==> flow/design.v <==
  module baud_rate_generator(input clk, reset, input [1:0] sel, output reg clkout);
    reg [11:0] count;
    reg [11:0] modulus;
    always @(posedge clk or posedge reset) begin
        if (reset) begin
            clkout <= 1'b0;
            count <= 0;
        end else if (count == modulus) begin
            count <= 0;
            clkout <= ~clkout;
        end else begin
            count <= count + 1;
        end
    end
    always @(sel) begin
        case (sel)
            2'b00: modulus <= 12'd1303;
            2'b01: modulus <= 12'd325;
            2'b10: modulus <= 12'd162;
            2'b11: modulus <= 12'd15;
            default: modulus <= 12'd325;
        endcase
    end
endmodule
## From RTL to reports: baud_rate_generator

Tool output for the design above, in the order of the flow.
Line numbers count from 1 in the design file above.
Operators carry their Yosys type and port widths (W data, S select, Z words).
Library cell names are shortened.
The mark -- stands for no value.

| inputs | value |
|---|---|
| top | baud_rate_generator |
| clock input | clk |
| cell library | sky130hd |
| library corner | tt_025C_1v80 |

## Word-level counts

Source: Yosys, flattened and elaborated, memories not mapped. Widths are those after wreduce; folded enables and synchronous resets count as part of the registers. Registers that Yosys merges into a memory's read port (data or address) are not register bits. Print and check cells do not count. Equal cells are merged and count once.

| word-level totals | value |
|---|---|
| flip-flop bits (word level) | 13 |
| output and inout port bits | 1 |
| elaborated cells | 11 |

| operators by class | value |
|---|---|
| mux-type cells | 2 |
| bitwise logic cells | 1 |
| eq/ne operators | 4 |
| add/subtract/negate cells | 1 |
| reductions and logical operators | 1 |

Operator list:

| kind | number |
|---|---|
| $pmux W12 S4 | 1 |
| $add A12 B1 Y12 const B | 1 |
| $eq A12 B12 Y1 | 1 |
| $mux W12 | 1 |
| $eq A2 B2 Y1 const B | 2 |
| $eq A2 B1 Y1 const B | 1 |
| $logic_not A2 Y1 | 1 |
| $not A1 Y1 | 1 |

## Depth

Yosys ltp: most cells in a row. Word level: on the elaborated netlist, between registers, memories and ports. Mapped: between sequential cells and ports; inverters and the memories' decode and read muxes count.

| depth | value |
|---|---|
| word-level depth | 4 |
| ABC_AREA | 0 |
| depth in mapped cells | 6 |
| depth with buffers taken out | 5 |

## Netlist

The flow's flattened synthesis, as Yosys stat reports it; memories are mapped. The netlist is that of the ABC_AREA named above (0 if unset); the other value can give another one.
The area totals of this step are shown rounded.

| mapped netlist | value |
|---|---|
| mapped cells | 81 |
| buffers | 3 |
| flip-flop cells | 13 |
| chip area (Yosys) | 779.5 µm² |

Cell types:

| type | number | total area (µm²) |
|---|---|---|
| dfrtp_1 | 13 | 325.312 |
| xnor2_1 | 7 | 61.309 |
| a21oi_1 | 10 | 50.048 |
| xor2_1 | 5 | 43.792 |
| nand2_1 | 6 | 22.522 |
| nand4_1 | 3 | 18.768 |
| nor2b_1 | 3 | 18.768 |
| a21o_1 | 2 | 15.014 |
| a221oi_2 | 1 | 15.014 |
| nor2_1 | 4 | 15.014 |
| and2_1 | 2 | 12.512 |
| ha_1 | 1 | 12.512 |
| a21boi_2 | 1 | 11.261 |
| a221o_2 | 1 | 11.261 |
| buf_6 | 1 | 11.261 |
| a32o_1 | 1 | 10.01 |
| nand3_1 | 2 | 10.01 |
| nor3_1 | 2 | 10.01 |

Not listed: further types 14, cells in them 16.

## Path before layout

Path of least setup slack by OpenSTA after synthesis, without wires, with an ideal clock, recovery checks aside; 20% of the period is set as input and as output delay. Where synthesis merged equal registers, the netlist keeps one of their names.

| timing path post-synthesis | value |
|---|---|
| path kind | register to register |
| start point | register count[2] |
| end point | register count[0] |
| path delay | 1.767 ns |
| launch time at the first pin | 0.000 ns |
| slack | -0.047 ns |
| clock period | 1.72 ns |
| stages on the path | 6 |
| required time | 1.586 ns |
| data arrival time | 1.633 ns |
| synthesis period reached | 1.767 ns |

"path delay" = arrival - input delay + setup time.
"stages on the path": output pins that drive a net of the path, with the launching flip-flop's if there is one; two outputs of one cell count as two.
"synthesis period reached" = period - worst setup slack (recovery checks aside). The figure is calculated, with input and output delays left at 20% of the set period.
The rows between start and end are the longest chain of elaborated cells between them; the timing report does not say that the signal goes this way. Where chains are equally long, one stands for them.
Each line given opens the expression or statement behind the cell; cells for indexed reads and writes are added by Yosys, which also makes memories of some case tables.
A register here has more assigning lines than the two given.

| on the way, post-synthesis | value |
|---|---|
| cell sequence | dfrtp_1 > or4b_1 > a21o_1 > a221oi_2 > buf_6 > a21oi_1 |
| cells in the longest elaborated chain | 2 |
| elaborated cells on any way between the ends | 2 |

Ends and longest elaborated chain, post-synthesis:

| what | RTL line | RTL |
|---|---|---|
| start, declared | 2 | `reg [11:0] count;` |
| start, assigned | 7 | `count <= 0;` |
| start, assigned | 12 | `count <= count + 1;` |
| $eq A12 B12 Y1 | 8 | `end else if (count == modulus) begin` |
| $mux W12 | 8 |  |
| end, assigned | 7 |  |
| end, assigned | 12 |  |
| end, declared | 2 |  |

## Timing after layout

From the final timing report of flow run B: the path of least setup slack in the routed layout; clock arrival at registers is part of the times.

| timing path post-layout | value |
|---|---|
| path kind | input to register |
| start point | input port sel[1] |
| end point | register clkout |
| slack | 0.04 ns |
| launch time at the first pin | 0.39 ns |
| data arrival time | 2.09 ns |
| clock period | 1.97 ns |
| stages on the path | 6 |
| required time | 2.13 ns |

The rows between start and end are the longest chain of elaborated cells between them; the timing report does not say that the signal goes this way. Where chains are equally long, one stands for them.

| on the way, post-layout | value |
|---|---|
| cell sequence | clkdlybuf4s50_1 > buf_4 > or3_1 > and2_1 > a32o_1 > a221o_2 |
| cells in the longest elaborated chain | 3 |
| elaborated cells on any way between the ends | 6 |

Ends and longest elaborated chain, post-layout:

| what | RTL line | RTL |
|---|---|---|
| start, declared | 1 | `module baud_rate_generator(input clk, reset, input [1:0] sel, output reg clkout);` |
| $eq A2 B2 Y1 | 16 | `case (sel)` |
| $pmux W12 S4 | 16 |  |
| $eq A12 B12 Y1 | 8 | `end else if (count == modulus) begin` |
| end, assigned | 6 | `clkout <= 1'b0;` |
| end, assigned | 10 | `clkout <= ~clkout;` |
| end, declared | 1 |  |

==> results <==
Settings and measured results of 2 stored flow runs for module baud_rate_generator (sky130hd), not sorted in any way. The constraints put input and output delay at 20% of the set period each and load the outputs with 0.01 pF.
"allowed time less slack (worst setup path)" is the time allowed to the run's worst setup path (the clock period less input and output delay, where it has them) less its slack. Clock arrival times count: a late capture clock shortens it, a late launch clock lengthens it.
"total power after layout": no workload was simulated; the value follows from the tool's default switching activity.
Values from the reports are rounded here.

#### Flow run A

| setting | value |
|---|---|
| period_ns | `2.09` |
| CORE_UTILIZATION | `67` |
| PLACE_DENSITY_LB_ADDON | `0.02` |
| HOLD_SLACK_MARGIN | `0.18` |
| CORE_MARGIN | `3` |
| CELL_PAD_IN_SITES_GLOBAL_PLACEMENT | `1` |
| TNS_END_PERCENT | `25` |
| GPL_TIMING_DRIVEN | `1` |
| GPL_ROUTABILITY_DRIVEN | `1` |
| CAP_MARGIN | `20` |
| SLEW_MARGIN | `20` |

No results, placement failed with FLW-0024.

#### Flow run B

| setting | value |
|---|---|
| period_ns | `1.97` |
| CORE_UTILIZATION | `28` |
| CAP_MARGIN | `20` |
| CORE_MARGIN | `2` |
| SLEW_MARGIN | `20` |

| result | value |
|---|---|
| total power after layout | 452.3 uW |
| area of the standard cells in the finished layout | 910.9 µm² |
| worst setup slack after layout | 0.044 ns |
| area inside the die boundary | 3,222 µm² |
| allowed time less slack (worst setup path) | 1.53 ns |
| critical path kind | input to register |
| mapped cell area after synthesis | 779.5 µm² |
| post-layout utilization | 33.6 % |
| setup total negative slack | 0.000 ns |
